==> flow/design.v <==
module instruction_regfile(
    input logic clk, rst,
    input logic [15:0] instr_in,
    input logic [4:0] write_addr,
    input logic write_en,
    input logic [4:0] read_addr,
    output logic [15:0] instr_out
);
logic [15:0] registers [31:0];
assign instr_out = registers[read_addr];
always @(posedge clk or posedge rst) begin
    if (rst) begin
        integer i;
        for (i = 0; i < 32; i = i + 1) begin
            registers[i] <= 16'b0;   
        end
    end else if (write_en) begin
        registers[write_addr] <= instr_in;
    end
end
endmodule
# From RTL to reports: instruction_regfile
# What the tools print for instruction_regfile, step after step.
# Lines are those of the file above, counted from 1.
# Operators: Yosys type, input widths -> output width; for muxes data width and select width s.
# A cell with n/a has no value.
dict set report design {
  top {instruction_regfile}
  clk_port {clk}
  library {sky130hd}
  lib_corner {tt_025C_1v80}
}

# Elaborated design
# Counts by Yosys on the flattened word-level netlist (proc, flatten, opt, wreduce). Print and check cells are left out. Cells with the same type and inputs are merged into one.
dict set report bits {
  regBits 512
  latch_bits 0
  ram_bits 0
  romBits 0
  clocked_rd_ports_x_width 0
  n_memories 0
  input_bits 29
  out_inout_bits 16
  elab_cells 129
}
dict set report classes {
  addsub 0
  n_mul 0
  div_mod_pow 0
  compare 0
  eq_ne 62
  n_shift 0
  muxes 1
  logic 0
  reduce_logical 34
}
# op n
set ops {}
lappend ops {{$pmux 16 s32} 1}
lappend ops {{$eq 5x5->1 const B} 32}
lappend ops {{$eq 5x4->1 const B} 16}
lappend ops {{$reduce_and 2->1} 32}
lappend ops {{$eq 5x3->1 const B} 8}
lappend ops {{$eq 5x2->1 const B} 4}
lappend ops {{$eq 5x1->1 const B} 2}
lappend ops {{$logic_not 5->1} 2}

# Longest topological paths
# Longest topological path by Yosys (ltp), each cell counted once; first at word level (registers and memories cut), then after technology mapping (sequential cells cut; the memories' decode and read muxes count).
dict set report depth {
  ltp_word 2
  abc_area 0
  depth_mapped 9
  depth_no_buf 5
}

# After synthesis
# Source: synth_stat.txt of the flow (Yosys; design flattened, memories mapped). It holds for the ABC_AREA given above (unset counts as 0); a run with the other value may have another netlist.
dict set report mapped {
  stdcells 1986
  area_um2 23731.5
  seqArea_um2 12812.3
  ff_cells 512
  n_buf 197
}
# cell n type_area_um2
set types {}
lappend types {sky130_fd_sc_hd__dfrtp_1 512 1.28E+04}
lappend types {sky130_fd_sc_hd__mux2_2 518 5.83E+03}
lappend types {sky130_fd_sc_hd__nand3_1 425 2127.04}
lappend types {sky130_fd_sc_hd__nand4_1 97 606.832}
lappend types {sky130_fd_sc_hd__clkbuf_1 99 371.606}
lappend types {sky130_fd_sc_hd__buf_2 73 365.35}
lappend types {sky130_fd_sc_hd__and3_1 24 150.144}
lappend types {sky130_fd_sc_hd__nor4_1 22 137.632}
lappend types {sky130_fd_sc_hd__nor2_1 32 120.115}
lappend types {sky130_fd_sc_hd__and3b_1 12 105.101}
lappend types {sky130_fd_sc_hd__and4_1 10 87.584}
lappend types {sky130_fd_sc_hd__buf_1 23 86.333}
lappend types {sky130_fd_sc_hd__a21oi_1 15 75.072}
lappend types {sky130_fd_sc_hd__o21ai_0 15 75.072}
lappend types {sky130_fd_sc_hd__nand2_1 17 63.811}
lappend types {sky130_fd_sc_hd__nor3b_2 5 62.56}
lappend types {sky130_fd_sc_hd__a222oi_1 4 40.038}
lappend types {sky130_fd_sc_hd__and2_1 6 37.536}
# Not listed: further types 30, cells in them 77.

# Worst setup path after synthesis
# Source: OpenSTA report_checks on the synthesized netlist (no wires, ideal clock, input and output delay 20% of the period each), path of least setup slack; recovery checks are left aside. Register names are those of the netlist, which keeps one name where synthesis merged equal registers.
dict set report synth_path {
  path_type {input port to output port}
  start {in read_addr[1]}
  end {out instr_out[15]}
  tclk_ps 3120
  in_delay_ps 624
  output_delay_ps 624
  t_first_pin_ps 624
  arrival_ps 2127
  required_ps 2496
  path_slack_ps 369
  path_delay_ps 1503
  stages 7
  n_path_buf 2
  period_less_setup_slack_ps 2751
}
# "path_delay_ps" = arrival - input delay + setup time.
# A path that ends at an output port has no setup time.
# "stages" counts driving pins, that of a launching flip-flop among them; a cell with two outputs on the path counts twice.
# "period_less_setup_slack_ps" = period - worst setup slack (recovery checks aside). The figure is calculated, with input and output delays left at 20% of the set period.
# Between the ends stands the longest chain of elaborated cells between them, by number of cells; it is not shown to be the way that was timed. Of several equally long chains one is given.
# Each line given opens the expression or statement behind the cell; cells for indexed reads and writes are added by Yosys, which also makes memories of some case tables.
dict set report synth_via {
  cell_sequence {sky130_fd_sc_hd__buf_2 -> sky130_fd_sc_hd__buf_2 -> sky130_fd_sc_hd__mux2_2 -> sky130_fd_sc_hd__a32oi_1 -> sky130_fd_sc_hd__o22ai_1 -> sky130_fd_sc_hd__a2111oi_0 -> sky130_fd_sc_hd__a21oi_1}
  elab_chain_len 2
  cone_cells 33
  cone_lines 1
  classes_between {eq/ne: 31; mux: 1; reduce/logical: 1}
}
# element line_no
set synth_rtl {}
lappend synth_rtl {{from (decl)} 6} ;# input logic [4:0] read_addr,
lappend synth_rtl {{$eq 5x5->1} 10} ;# assign instr_out = registers[read_addr];
lappend synth_rtl {{$pmux 16 s32} 10}
lappend synth_rtl {{to (decl)} 7} ;# output logic [15:0] instr_out

# Timing after layout
# Path of least setup slack in the final report of flow run 1 (OpenROAD, finished layout, wires in). Where an end is a register, its clock arrival counts in the times.
# The report prints the path's times to 10 ps; the period is as set.
dict set report layout_path {
  path_type {input port to output port}
  start {in read_addr[4]}
  end {out instr_out[11]}
  tclk_ps 4410
  in_delay_ps 880
  output_delay_ps 880
  t_first_pin_ps 880
  arrival_ps 3470
  required_ps 3530
  path_slack_ps 50
  stages 11
  n_path_buf 6
}
# Between the ends stands the longest chain of elaborated cells between them, by number of cells; it is not shown to be the way that was timed. Of several equally long chains one is given.
dict set report layout_via {
  cell_sequence {sky130_fd_sc_hd__clkdlybuf4s50_1 -> sky130_fd_sc_hd__buf_12 -> sky130_fd_sc_hd__nor2b_4 -> sky130_fd_sc_hd__buf_4 -> sky130_fd_sc_hd__buf_4 -> sky130_fd_sc_hd__buf_4 -> sky130_fd_sc_hd__nand3_1 -> sky130_fd_sc_hd__nand4_1 -> sky130_fd_sc_hd__or4_1 -> sky130_fd_sc_hd__o22a_1 -> sky130_fd_sc_hd__dlygate4sd2_1}
  elab_chain_len 2
  cone_cells 33
  cone_lines 1
  classes_between {eq/ne: 31; mux: 1; reduce/logical: 1}
}
# element line_no
set layout_rtl {}
lappend layout_rtl {{from (decl)} 6} ;# input logic [4:0] read_addr,
lappend layout_rtl {{$eq 5x5->1} 10} ;# assign instr_out = registers[read_addr];
lappend layout_rtl {{$pmux 16 s32} 10}
lappend layout_rtl {{to (decl)} 7} ;# output logic [15:0] instr_out

Module instruction_regfile, platform sky130hd: 2 stored runs of the flow (Yosys, OpenROAD) with differing settings, in no particular order. Input and output delays are each 20% of the period that was set; the output load is 0.01 pF.
"achieved_period_ps" is the run's clock period less its worst setup slack. It is reckoned from that one timing run; input and output delays stay at 20% of the period that was set.
"worst_path_allowed_less_slack_ps" is the time allowed to the run's worst setup path (the clock period less input and output delay, where it has them) less its slack. Clock arrival times count: a late capture clock shortens it, a late launch clock lengthens it.
By "power.total_uw" is meant OpenSTA's value without simulated activity: inputs other than the clock are taken to toggle once in ten clock periods, and the tool carries that through the logic.
"worst_path_allowed_less_slack_ps" is known to 10 ps.

[flow] flow run 1: files
==> flow/run.sh <==
#!/bin/bash
# the make line also repeats the synthesis and layout settings of config.mk as NAME=value (left out here)
make -C /OpenROAD-flow-scripts/flow DESIGN_CONFIG=/design/flow/config.mk WORK_HOME=/design/flow/orfs CLKGATE_MAP_FILE= finish
==> flow/config.mk <==
export PLATFORM = sky130hd
export DESIGN_NAME = instruction_regfile
export DESIGN_NICKNAME = instruction_regfile
export VERILOG_FILES = /design/flow/design.v
export SDC_FILE = /design/flow/constraint.sdc
export NUM_CORES = 4
export LEC_CHECK = 0
export CAP_MARGIN = 20
export CORE_MARGIN = 2
export CORE_UTILIZATION = 40
export SLEW_MARGIN = 20
==> flow/constraint.sdc <==
create_clock -name core_clock -period 4.41 [get_ports {clk}]
set_input_delay 0.8820 -clock core_clock [delete_from_list [all_inputs] [get_ports {clk}]]
set_output_delay 0.8820 -clock core_clock [all_outputs]
set_load 0.01 [all_outputs]

[flow] flow run 1: metrics
[metrics] post_synth_area_um2 = 23731.5
[metrics] design_die_area_um2 = 61293.4
[metrics] final_cell_area_um2 = 28411.0
[metrics] util_pct = 48.3
[metrics] setup_ws_ps = 54
[metrics] total_negative_slack_ps = 0
[metrics] power.total_uw = 12366
[metrics] achieved_period_ps = 4356
[metrics] worst_path_allowed_less_slack_ps = 2590
[metrics] timing.worst_path_kind = input port to output port

[flow] flow run 2: files
==> flow/run.sh <==
#!/bin/bash
# the make line also repeats the synthesis and layout settings of config.mk as NAME=value (left out here)
make -C /OpenROAD-flow-scripts/flow DESIGN_CONFIG=/design/flow/config.mk WORK_HOME=/design/flow/orfs CLKGATE_MAP_FILE= finish
==> flow/config.mk <==
export PLATFORM = sky130hd
export DESIGN_NAME = instruction_regfile
export DESIGN_NICKNAME = instruction_regfile
export VERILOG_FILES = /design/flow/design.v
export SDC_FILE = /design/flow/constraint.sdc
export NUM_CORES = 4
export LEC_CHECK = 0
export ABC_AREA = 1
export CAP_MARGIN = 20
export CORE_MARGIN = 2
export CORE_UTILIZATION = 29
export CTS_CLUSTER_DIAMETER = 313
export MAX_ROUTING_LAYER = met4
export PLACE_DENSITY_LB_ADDON = 0.18
export SETUP_SLACK_MARGIN = 0.12
export SLEW_MARGIN = 20
export TNS_END_PERCENT = 50
==> flow/constraint.sdc <==
create_clock -name core_clock -period 2.02 [get_ports {clk}]
set_input_delay 0.4040 -clock core_clock [delete_from_list [all_inputs] [get_ports {clk}]]
set_output_delay 0.4040 -clock core_clock [all_outputs]
set_load 0.01 [all_outputs]

[flow] flow run 2: metrics
[metrics] post_synth_area_um2 = 23328.6
[metrics] design_die_area_um2 = 82728.1
[metrics] final_cell_area_um2 = 30768.3
[metrics] util_pct = 38.4
[metrics] setup_ws_ps = -329
[metrics] total_negative_slack_ps = -4782
[metrics] power.total_uw = 27969
[metrics] achieved_period_ps = 2349
[metrics] worst_path_allowed_less_slack_ps = 1540
[metrics] timing.worst_path_kind = input port to output port
