==> flow/design.v <==
typedef struct packed {
    logic [3:0] clkdiv_restart, sm_restart, sm_en;
} ctrl_reg_out_t;
typedef struct packed {
    logic [3:0] tx_empty, tx_full, rx_empty, rx_full;
} fstat_reg_in_t;
typedef struct packed {
    logic [3:0] tx_stall, tx_over, rx_under, rx_stall;
} fdebug_reg_in_t;
typedef struct packed {
    logic [3:0][3:0] rx;
    logic [3:0][3:0] tx;
} flevel_reg_in_t;
typedef struct packed {
    logic [7:0] irq_set, irq_clr;
} irq_reg_in_t;
typedef struct packed {
    logic [3:0] intr_sm, intr_sm_txnfull, intr_sm_rxnfull;
} intr_reg_in_t;
typedef struct packed {
    logic empty, full;
} fifo_status;
typedef enum logic [2:0] {
    JMP = 3'b000,
    WAIT = 3'b001,
    IN = 3'b010,
    OUT = 3'b011,
    PUSH_PULL = 3'b100,
    MOV = 3'b101,
    IRQ = 3'b110,
    SET = 3'b111
} pio_instr_t;
typedef enum logic [2:0] {
    UNCOND = 3'b000,
    X_ZERO = 3'b001,
    X_NZ_DEC = 3'b010,
    Y_ZERO = 3'b011,
    Y_NZ_DEC = 3'b100,
    X_NE_Y = 3'b101,
    PIN = 3'b110,
    OSR_NOT_EMPTY = 3'b111
} jump_cond_t;
typedef enum logic [2:0] {
    OUT_PINS = 3'b000,
    OUT_X = 3'b001,
    OUT_Y = 3'b010,
    OUT_NULL = 3'b011,
    OUT_PINDIRS = 3'b100,
    OUT_PC = 3'b101,
    OUT_ISR = 3'b110,
    OUT_EXEC = 3'b111
} out_dest_t;
typedef enum logic [2:0] {
    MOV_PINS = 3'b000,
    MOV_X = 3'b001,
    MOV_Y = 3'b010,
    MOV_NULL = 3'b011,
    MOV_EXEC = 3'b100,
    MOV_PC = 3'b101,
    MOV_ISR = 3'b110,
    MOV_OSR = 3'b111
} mov_src_dest_t;
typedef enum logic [2:0] {
    SET_PINS = 3'b000,
    SET_X = 3'b001,
    SET_Y = 3'b010,
    SET_PINDIRS = 3'b100
} set_dest_t;
module fifo(
    input logic rst, clk,
    input logic[31:0] data_in,
    input logic push_en, pop_en,
    output logic [31:0] data_out,
    output fifo_status status,
    output logic [2:0] fifo_count  
);
assign status.empty = fifo_count == 3'b000;
assign status.full = fifo_count == 3'b100;
logic [31:0] memory [0:3];
logic [1:0] head, tail;
logic can_push, can_pop;
assign can_push = push_en && !status.full;
assign can_pop = pop_en && !status.empty;
always_ff @(posedge clk or posedge rst) begin
    if (rst) begin
        for (int i = 0; i < 4; i = i + 1) begin
            memory[i] <= 32'b0;
        end
        head <= 2'b00;
        tail <= 2'b00;
        data_out <= 32'b0;
    end else begin
        if (can_push) begin
            memory[head] <= data_in;
            head <= head + 1;
        end
        if (can_pop) begin
            data_out <= memory[tail];
            tail <= tail + 1;
        end
    end
end
always_ff @(posedge clk or posedge rst) begin
    if (rst) begin
        fifo_count <= 3'b000;
    end else begin
        if (can_push && can_pop) begin
            fifo_count <= fifo_count;
        end else if (can_push) begin
            fifo_count <= fifo_count + 1;
        end else if (can_pop) begin
            fifo_count <= fifo_count - 1;
        end
    end
end
endmodule
module fsm(
    input logic clk, rst,
    input logic external_push_en, external_pop_en,
    input logic [31:0] external_data_in,
    input logic [15:0] instruction,
    output logic [4:0] pc,
    output logic [31:0] external_data_out,
    input logic out_shiftdir,
    input autopull,
    input logic [4:0] pull_thresh
    );
    logic [4:0] wrap_top, wrap_bottom;
    logic [4:0] jump;
    logic jump_en, pc_en;
    logic [31:0] x, y;
    initial begin
        wrap_top = 5'b00000;
        wrap_bottom = 5'b11111;
    end
    program_counter program_counter(
        .clk(clk),
        .rst(rst),
        .wrap_top(wrap_top),
        .wrap_bottom(wrap_bottom),
        .jump(jump),
        .jump_en(jump_en),
        .pc_en(pc_en),
        .pc(pc)
    );
    logic rx_push_en, tx_pop_en;
    logic [31:0] rx_data_in, tx_data_out;
    fifo_status tx_status, rx_status;
    logic [2:0] tx_fifo_count, rx_fifo_count;
    fifo rx_fifo(
        .clk(clk),
        .rst(rst),
        .data_in(rx_data_in),
        .push_en(rx_push_en),
        .pop_en(external_pop_en),
        .data_out(external_data_out),
        .status(rx_status),
        .fifo_count(rx_fifo_count)
    );
    fifo tx_fifo(
        .clk(clk),
        .rst(rst),
        .data_in(external_data_in),
        .push_en(external_push_en),
        .pop_en(tx_pop_en),
        .data_out(tx_data_out),
        .status(tx_status),
        .fifo_count(tx_fifo_count)
    );
    logic [5:0] true_pull_thresh;
    logic [5:0] out_shift_counter;
    logic osr_empty;
    logic [31:0] osr_data_in;
    logic [31:0] osr_data;
    logic [31:0] osr_shift_out;
    logic osr_load;
    logic out_shift_en;
    logic [4:0] out_shift_count;  
    logic [5:0] true_out_shift_count;
    assign out_shift_count = instruction[4:0];
    assign osr_empty = out_shift_counter >= true_pull_thresh;
    always_comb begin
        if (pull_thresh == 0) true_pull_thresh = 6'd32;
        else true_pull_thresh = {1'b0, pull_thresh};
        if (out_shift_count == 0) true_out_shift_count = 6'd32;
        else true_out_shift_count = {1'b0, out_shift_count};
    end
    output_shift_register osr(
        .clk(clk),
        .rst(rst),
        .data_in(osr_data_in),
        .osr(osr_data),
        .shift_out(osr_shift_out),
        .load(osr_load),
        .shift_en(out_shift_en),
        .shiftdir(out_shiftdir),
        .shift_count(true_out_shift_count)
    );
    always_ff @(posedge clk or posedge rst) begin
        if (rst) begin
            jump <= 5'b0;
            jump_en <= 0;
            pc_en <= 0;
        end
        else begin
            case (instruction[15:13])
                JMP: begin
                    jump <= instruction[4:0];
                    pc_en <= 1;
                    case(instruction[7:5])
                        UNCOND: begin
                            jump_en <= 1;
                        end
                        X_ZERO: begin
                            if (x == 0) jump_en <= 1;
                            else jump_en <= 0;
                        end
                        X_NZ_DEC: begin
                            if (x != 0) jump_en <= 1;
                            else jump_en <= 0;
                        end
                        Y_ZERO: begin
                            if (y == 0) jump_en <= 1;
                            else jump_en <= 0;
                        end
                        Y_NZ_DEC: begin
                            if (y != 0) jump_en <= 1;
                            else jump_en <= 0;
                        end
                        X_NE_Y: begin
                            if (x != y) jump_en <= 1;
                            else jump_en <= 0;
                        end
                        PIN: begin
                            if (1) jump_en <= 1;  
                            else jump_en <= 0;
                        end
                        OSR_NOT_EMPTY: begin
                            if (!osr_empty) jump_en <= 1;
                            else jump_en <= 0;
                        end
                        default: begin
                            jump_en <= 0;
                        end
                    endcase
                end
                WAIT: begin
                    jump_en <= 0;
                    pc_en <= 1;
                end
                OUT: begin
                    if (autopull && osr_empty) begin
                        jump_en <= 0;
                        pc_en <= 0;
                    end else begin
                        jump_en <= 0;
                        pc_en <= 1;
                    end
                end
                PUSH_PULL: begin
                    jump_en <= 0;
                    if (!instruction[7]) begin
                        if (rx_fifo_count == 4 && !external_pop_en) begin
                            if (instruction[5]) begin
                                pc_en <= 0;
                            end else begin
                                pc_en <= 1;
                            end
                        end else begin
                            pc_en <= 1;
                        end
                    end
                    else begin
                        if (tx_fifo_count == 0 && !external_push_en) begin
                            if (instruction[5]) begin
                                pc_en <= 0;
                            end else begin
                                pc_en <= 1;
                            end
                        end else begin
                            pc_en <= 1;
                        end
                    end
                end
                default: begin
                    jump_en <= 0;
                    pc_en <= 1;
                end
            endcase
        end
    end
    always_ff @(posedge clk or posedge rst) begin
        if (rst) begin
            x <= 32'b0;
            y <= 32'b0;
        end else begin
            case (instruction[15:13])
                JMP: begin
                    if (instruction[7:5] == X_NZ_DEC) begin
                        x <= x - 1;
                    end else if (instruction[7:5] == Y_NZ_DEC) begin
                        y <= y - 1;
                    end
                end
                OUT: begin
                    if (instruction[7:5] == OUT_X) begin
                        x <= osr_shift_out;
                    end else if (instruction[7:5] == OUT_Y) begin
                        y <= osr_shift_out;
                    end
                end
                MOV: begin
                    if (instruction[7:5] == MOV_X) begin
                        case (instruction[2:0])  
                            MOV_PINS: begin
                            end
                            MOV_X: begin
                            end
                            MOV_Y: begin
                                x <= y;
                            end
                            MOV_NULL: begin
                                x <= 32'b0;
                            end
                            MOV_EXEC: begin
                            end
                            MOV_PC: begin
                            end
                            MOV_ISR: begin
                            end
                            MOV_OSR: begin
                                x <= osr_data;
                            end
                        endcase
                    end else if (instruction[7:5] == MOV_Y) begin
                        case (instruction[2:0])  
                            MOV_PINS: begin
                            end
                            MOV_X: begin
                                y <= x;
                            end
                            MOV_Y: begin
                            end
                            MOV_NULL: begin
                                y <= 32'b0;
                            end
                            MOV_EXEC: begin
                            end
                            MOV_PC: begin
                            end
                            MOV_ISR: begin
                            end
                            MOV_OSR: begin
                                y <= osr_data;
                            end
                        endcase
                    end
                end
                SET: begin
                    case (instruction[7:5])
                        SET_X: begin
                            x[31:5] <= 27'b0;
                            x[4:0] <= instruction[4:0];
                        end
                        SET_Y: begin
                            y[31:5] <= 27'b0;
                            y[4:0] <= instruction[4:0];
                        end
                        default: begin
                        end
                    endcase
                end
                default: begin
                end
            endcase
        end
    end
    always_ff @(posedge clk or posedge rst) begin
        if (rst) begin
            tx_pop_en <= 0;
            rx_push_en <= 0;
            osr_load <= 0;
            osr_data_in <= 32'b0;
            out_shift_en <= 0;
            out_shift_counter <= 6'b0;
        end else begin
            case (instruction[15:13])
                MOV: begin
                    out_shift_en <= 0;
                    if (instruction[7:5] == MOV_ISR) begin  
                        osr_load <= 0;
                    end
                    else if (instruction[7:5] == MOV_OSR) begin  
                        out_shift_counter <= 6'b0;
                        case (instruction[2:0])  
                            MOV_PINS: begin
                                osr_load <= 0;
                            end
                            MOV_X: begin
                                osr_data_in <= x;
                                osr_load <= 1;
                            end
                            MOV_Y: begin
                                osr_data_in <= y;
                                osr_load <= 1;
                            end
                            MOV_NULL: begin
                                osr_data_in <= 32'b0;
                                osr_load <= 1;
                            end
                            MOV_PC: begin
                                osr_load <= 0;
                            end
                            MOV_ISR: begin
                                osr_load <= 0;
                            end
                            MOV_OSR: begin
                                osr_load <= 0;
                            end
                            default: begin
                                osr_load <= 0;
                            end
                        endcase
                    end
                end
                OUT: begin
                    if (autopull && osr_empty) begin
                        out_shift_en <= 0;
                        if (tx_status.empty && !external_push_en) begin
                            osr_load <= 0;
                        end
                        else begin
                            osr_data_in <= tx_data_out;
                            osr_load <= 1;
                            out_shift_counter <= 6'b0;
                        end
                    end else begin
                        osr_load <= 0;
                        out_shift_en <= 1;
                        if (out_shift_counter + true_out_shift_count >= true_pull_thresh
                            && !(tx_status.empty && !external_push_en)) begin
                            osr_data_in <= tx_data_out;
                            osr_load <= 1;
                            out_shift_counter <= 6'b0;
                        end else begin
                            out_shift_counter <= out_shift_counter + true_out_shift_count;
                        end
                    end
                end
                PUSH_PULL: begin
                    out_shift_en <= 0;
                    if (!instruction[7]) begin
                        osr_load <= 0;
                        if (rx_fifo_count == 4 && !external_pop_en) begin
                            rx_push_en <= 0;
                        end else begin
                            if (instruction[6]  ) begin
                                rx_push_en <= 0;
                            end else begin
                                rx_push_en <= 1;
                            end
                        end
                    end
                    else begin
                        if (tx_status.empty && !external_push_en) begin
                            tx_pop_en <= 0;
                            if (instruction[5]) begin
                                osr_load <= 0;
                            end
                            else begin
                                osr_data_in <= x;
                                osr_load <= 1;
                                out_shift_counter <= 6'b0;
                            end
                        end else begin
                            if (instruction[6] && osr_empty) begin
                                tx_pop_en <= 0;
                                osr_load <= 0;
                            end else begin
                                tx_pop_en <= 1;
                                osr_data_in <= tx_data_out;
                                osr_load <= 1;
                                out_shift_counter <= 6'b0;
                            end
                        end
                    end
                end
                default: begin
                    osr_load <= 0;
                    if (out_shift_counter + true_out_shift_count >= true_pull_thresh
                            && !(tx_status.empty && !external_push_en)) begin
                        osr_data_in <= tx_data_out;
                        osr_load <= 1;
                        out_shift_counter <= 6'b0;
                    end else begin
                        osr_load <= 0;
                        out_shift_en <= 0;
                    end
                end
            endcase
        end
    end
endmodule
module output_shift_register(
    input logic clk, rst,
    input logic [31:0] data_in,  
    output logic [31:0] osr,  
    output logic [31:0] shift_out,  
    input logic load,  
    input logic shift_en,  
    input logic shiftdir,  
    input logic [5:0] shift_count  
);
logic [31:0] osr_next;
always_comb begin
    if (rst) begin
        shift_out = 32'b0;
        osr_next = 32'b0;
    end else if (load) begin
        osr_next = data_in;
        shift_out = 32'b0;
    end else if (shift_en) begin
        if (shiftdir) begin
            shift_out = (osr << (32 - shift_count)) >> (32 - shift_count);
            osr_next = osr >> shift_count;
        end else begin
            shift_out = (osr >> (32 - shift_count));
            osr_next = osr << shift_count;
        end
    end else begin
        shift_out = 32'b0;  
        osr_next = osr;  
    end
end
always_ff @(posedge clk or posedge rst) begin
    if (rst) begin
        osr <= 32'b0;
    end else begin
        osr <= osr_next;
    end
end
endmodule
module program_counter(
    input logic clk, rst,
    input logic [4:0] wrap_top,
    input logic [4:0] wrap_bottom,
    input logic [4:0] jump,
    input logic jump_en,
    input logic pc_en,
    output logic [4:0] pc
    );
    always @(posedge clk or posedge rst) begin
        if (rst) begin
            pc <= wrap_top;
        end else if (pc_en) begin
            if (jump_en) begin
                pc <= jump;
            end else if (pc == wrap_bottom) begin
                pc <= wrap_top;
            end else begin
                pc <= pc + 1;
            end
        end
        else begin
            pc <= pc;
        end
    end
endmodule
; Step by step through the tools: fsm
; What the tools print for fsm, step after step.
; Lines are those of the file above, counted from 1.
; Operators carry their Yosys type and port widths (W data, S select, Z words).
; Cell names lack the library's common part.
; A cell with n/a has no value.
[setup]
top = fsm
clk_port = clk
lib = sky130hd
lib_corner = tt_025C_1v80

; Word-level counts
; Source: Yosys, flattened and elaborated. Widths are those after wreduce. Registers that Yosys merges into a memory's read port (data or address) are not register bits. Print and check cells do not count. Equal cells are merged and count once.
[word_totals]
out_inout_bits = 37
ff_bits = 484
[op_classes]
cmp = 2
reduce_and_logical = 56
addsub = 13
bitwise = 3
shift = 5
eq_ne = 53
muxes = 99
[ops]
columns = operator, count
row1 = $mux W32, 17
row2 = $mux W27, 11
row3 = $pmux W32 S4, 2
row4 = $pmux W27 S4, 2
row5 = $pmux W32 S3, 2
row6 = $pmux W27 S3, 2
row7 = $mux W6, 12
row8 = $mux W5, 13
row9 = $sub A32 B1 Y32 const B, 2
row10 = $shr A32 B32 Y32, 2
row11 = $logic_not A32 Y1, 2
row12 = $reduce_bool A32 Y1, 2
row13 = $pmux W5 S4, 2
row14 = $ne A32 B32 Y1, 1
row15 = $shl A32 B32 Y32, 1
row16 = $shl A32 B6 Y32, 1
row17 = $shr A32 B6 Y32, 1
row18 = $eq A3 B3 Y1 const B, 10
row19 = $pmux W5 S3, 2
row20 = $mux W1, 25
row21 = $reduce_and A2 Y1, 12
row22 = $ne A2 B2 Y1 const B, 9
row23 = $pmux W6 S3, 1
row24 = $eq A2 B2 Y1 const B, 8
row25 = $eq A3 B2 Y1 const B, 5
row26 = $reduce_and A7 Y1, 2
row27 = $logic_not A3 Y1, 4
row28 = $ne A4 B4 Y1 const B, 3
; Other operator kinds: 30; their cells: 75.

; Depth
; Yosys ltp: most cells in a row. Word level: on the elaborated netlist, between registers, memories and ports. Mapped: between sequential cells and ports; inverters and the memories' decode and read muxes count.
[depth]
depth_word = 12
abc_area = 0
depth_mapped = 24
ltp_nobuf = 13

; After synthesis
; Yosys stat after the flow's synthesis: flattened, memories mapped to cells. It holds for the ABC_AREA given above (unset counts as 0); a run with the other value may have another netlist.
[mapped]
flip_flops = 320
cell_count = 3240
synth_area_um2 = 27132.3
seqArea_um2 = 8007.7
[by_type]
columns = type, count, area_total_um2
row1 = dfrtp_1, 320, 8007.68
row2 = mux2_2, 170, 1.91E+03
row3 = mux2i_1, 135, 1.35E+03
row4 = a21oi_1, 265, 1.33E+03
row5 = o21ai_0, 222, 1.11E+03
row6 = nand2_1, 292, 1.1E+03
row7 = mux4_2, 46, 1.04E+03
row8 = nor2_1, 267, 1E+03
row9 = clkbuf_1, 252, 945.907
row10 = a31oi_1, 84, 525.504
row11 = a22oi_1, 65, 487.968
row12 = o221ai_1, 55, 481.712
row13 = nor3_1, 89, 445.427
row14 = ha_1, 30, 375.36
row15 = o22ai_1, 59, 369.104
row16 = a222oi_1, 32, 320.307
row17 = buf_4, 40, 300.288
row18 = xnor2_1, 30, 262.752
; Other cell types: 91; their cells: 787.

; Timing after synthesis
; Path of least setup slack by OpenSTA after synthesis, without wires, with an ideal clock, recovery checks aside; 20% of the period is set as input and as output delay. Where synthesis merged equal registers, the netlist keeps one of their names.
[synth_timing]
path_kind = input to register
from = input rst
to = register osr.osr[18]
driving_pins = 3
delay_ns = 7.790
setup_ns = 0.097
path_slack_ns = 7.010
t_arrival_ns = 11.393
tclk_ns = 18.5
required_ns = 18.403
period_less_setup_slack_ns = 11.49
; "delay_ns" is the arrival time less input delay plus setup time.
; "driving_pins" counts driving pins, that of a launching flip-flop among them; a cell with two outputs on the path counts twice.
; "period_less_setup_slack_ns" is the clock period less the worst setup slack; recovery checks do not enter. This is arithmetic on one report: input and output delays are still those of the set period (20% each).
; The rows between start and end are the longest chain of elaborated cells between them; the timing report does not say that the signal goes this way. Where chains are equally long, one stands for them.
; Each line given opens the expression or statement behind the cell; cells for indexed reads and writes are added by Yosys, which also makes memories of some case tables.
[synth_via]
cell_sequence = clkbuf_1 > inv_1 > o311a_1
elab_chain_cells = 1
cone_cells = 2
lines_between = 1
classes_between = mux (1); reduce/logical (1)
[synth_rtl]
columns = element, line
row1 = start: declaration, 118  ; input logic clk, rst,
row2 = $mux W32, 516  ; if (rst) begin
row3 = end: assignment, 537  ; osr <= 32'b0;
row4 = end: assignment, 539  ; osr <= osr_next;
row5 = end: declaration, 507  ; output logic [31:0] osr,

; Timing after layout
; Path of least setup slack in the final report of flow run 1 (OpenROAD, finished layout, wires in). Where an end is a register, its clock arrival counts in the times.
[layout_timing]
path_kind = input to register
from = input instruction[2]
to = register y[22]
tclk_ns = 7.74
required_ns = 8.13
driving_pins = 10
t_arrival_ns = 6.11
setup_ns = 0.16
path_slack_ns = 2.02
; The rows between start and end are the longest chain of elaborated cells between them; the timing report does not say that the signal goes this way. Where chains are equally long, one stands for them.
; At most two assigning lines are given for a register; there are more.
[layout_via]
cell_sequence = buf_2 > buf_4 > o31ai_4 > nand2_2 > o31ai_1 > a31oi_1 > o32ai_2 > mux4_2 > a22oi_1 > o21ai_0
elab_chain_cells = 12
cone_cells = 21
classes_between = add/sub (1); eq/ne (4); shift (3); mux (11); reduce/logical (2)
[layout_rtl]
columns = element, line
row1 = start: declaration, 121  ; input logic [15:0] instruction,
row2 = $logic_not A5 Y1, 185  ; if (out_shift_count == 0) true_out_shift_count = 6'd32;
row3 = $mux W6, 185
row4 = $sub A6 B6 Y7, 524  ; shift_out = (osr << (32 - shift_count)) >> (32 - shift_count);
row5 = $shl A32 B32 Y32, 524
row6 = $shr A32 B32 Y32, 524
row7 = $mux W32, 523  ; if (shiftdir) begin
row8 = $mux W32, 522  ; end else if (shift_en) begin
row9 = $mux W32, 519  ; end else if (load) begin
row10 = $mux W32, 516  ; if (rst) begin
row11 = $mux W27, 308  ; end else if (instruction[7:5] == OUT_Y) begin
row12 = $mux W27, 306  ; if (instruction[7:5] == OUT_X) begin
row13 = $pmux W27 S4, 297  ; case (instruction[15:13])
row14 = end: assignment, 302  ; y <= y - 1;
row15 = end: assignment, 309  ; y <= osr_shift_out;
row16 = end: declaration, 131  ; logic [31:0] x, y;

; Measured results for fsm: 2 stored runs of the Yosys and OpenROAD flow on sky130hd. The settings differ; the order carries no meaning. The constraints put input and output delay at 20% of the set period each and load the outputs with 0.01 pF.
; "achievedPeriod_ns" is the run's clock period less its worst setup slack. It is reckoned from that one timing run; input and output delays stay at 20% of the period that was set.
; "worst_path_allowed_less_slack_ns" means the part of the period allowed to the worst setup path (the constraints hold back 20% at inputs and 20% at outputs) less its slack; where the path has registers, the arrival times of their clocks count too.
; By "fin_power_uw" is meant OpenSTA's value without simulated activity: inputs other than the clock are taken to toggle once in ten clock periods, and the tool carries that through the logic.

[flow run 1: settings]
period_ns = 7.74
CORE_UTILIZATION = 40
SETUP_SLACK_MARGIN = 1.97
PLACE_DENSITY_LB_ADDON = 0.06
CORE_ASPECT_RATIO = 1.54
TNS_END_PERCENT = 80
CAP_MARGIN = 20
CORE_MARGIN = 2
SLEW_MARGIN = 20
[flow run 1: results]
layout_stdcell_area_um2 = 29298.1
layout_utilization_frac = 0.436
achievedPeriod_ns = 5.723
yosys_chip_area_um2 = 27132.3
worst_path_allowed_less_slack_ns = 4.17
path_kind = input to register
fin_power_uw = 10142
die_footprint_um2 = 69978.3
ws_setup_ns = 2.017
hold_ws_ns = 0.504
tns_ns = 0.000

[flow run 2: settings]
period_ns = 9.52
CORE_UTILIZATION = 29
PLACE_DENSITY = 0.36
CORE_ASPECT_RATIO = 0.98
CELL_PAD_IN_SITES_GLOBAL_PLACEMENT = 1
CELL_PAD_IN_SITES_DETAIL_PLACEMENT = 0
CTS_CLUSTER_SIZE = 50
CAP_MARGIN = 10
SLEW_MARGIN = 25
MAX_ROUTING_LAYER = met4
CORE_MARGIN = 2
[flow run 2: results]
die_footprint_um2 = 96022.3
fin_power_uw = 8751
yosys_chip_area_um2 = 27132.3
layout_utilization_frac = 0.323
ws_setup_ns = 2.733
worst_path_allowed_less_slack_ns = 4.88
path_kind = input to register
achievedPeriod_ns = 6.787
hold_ws_ns = 0.503
tns_ns = 0.000
layout_stdcell_area_um2 = 30093.9
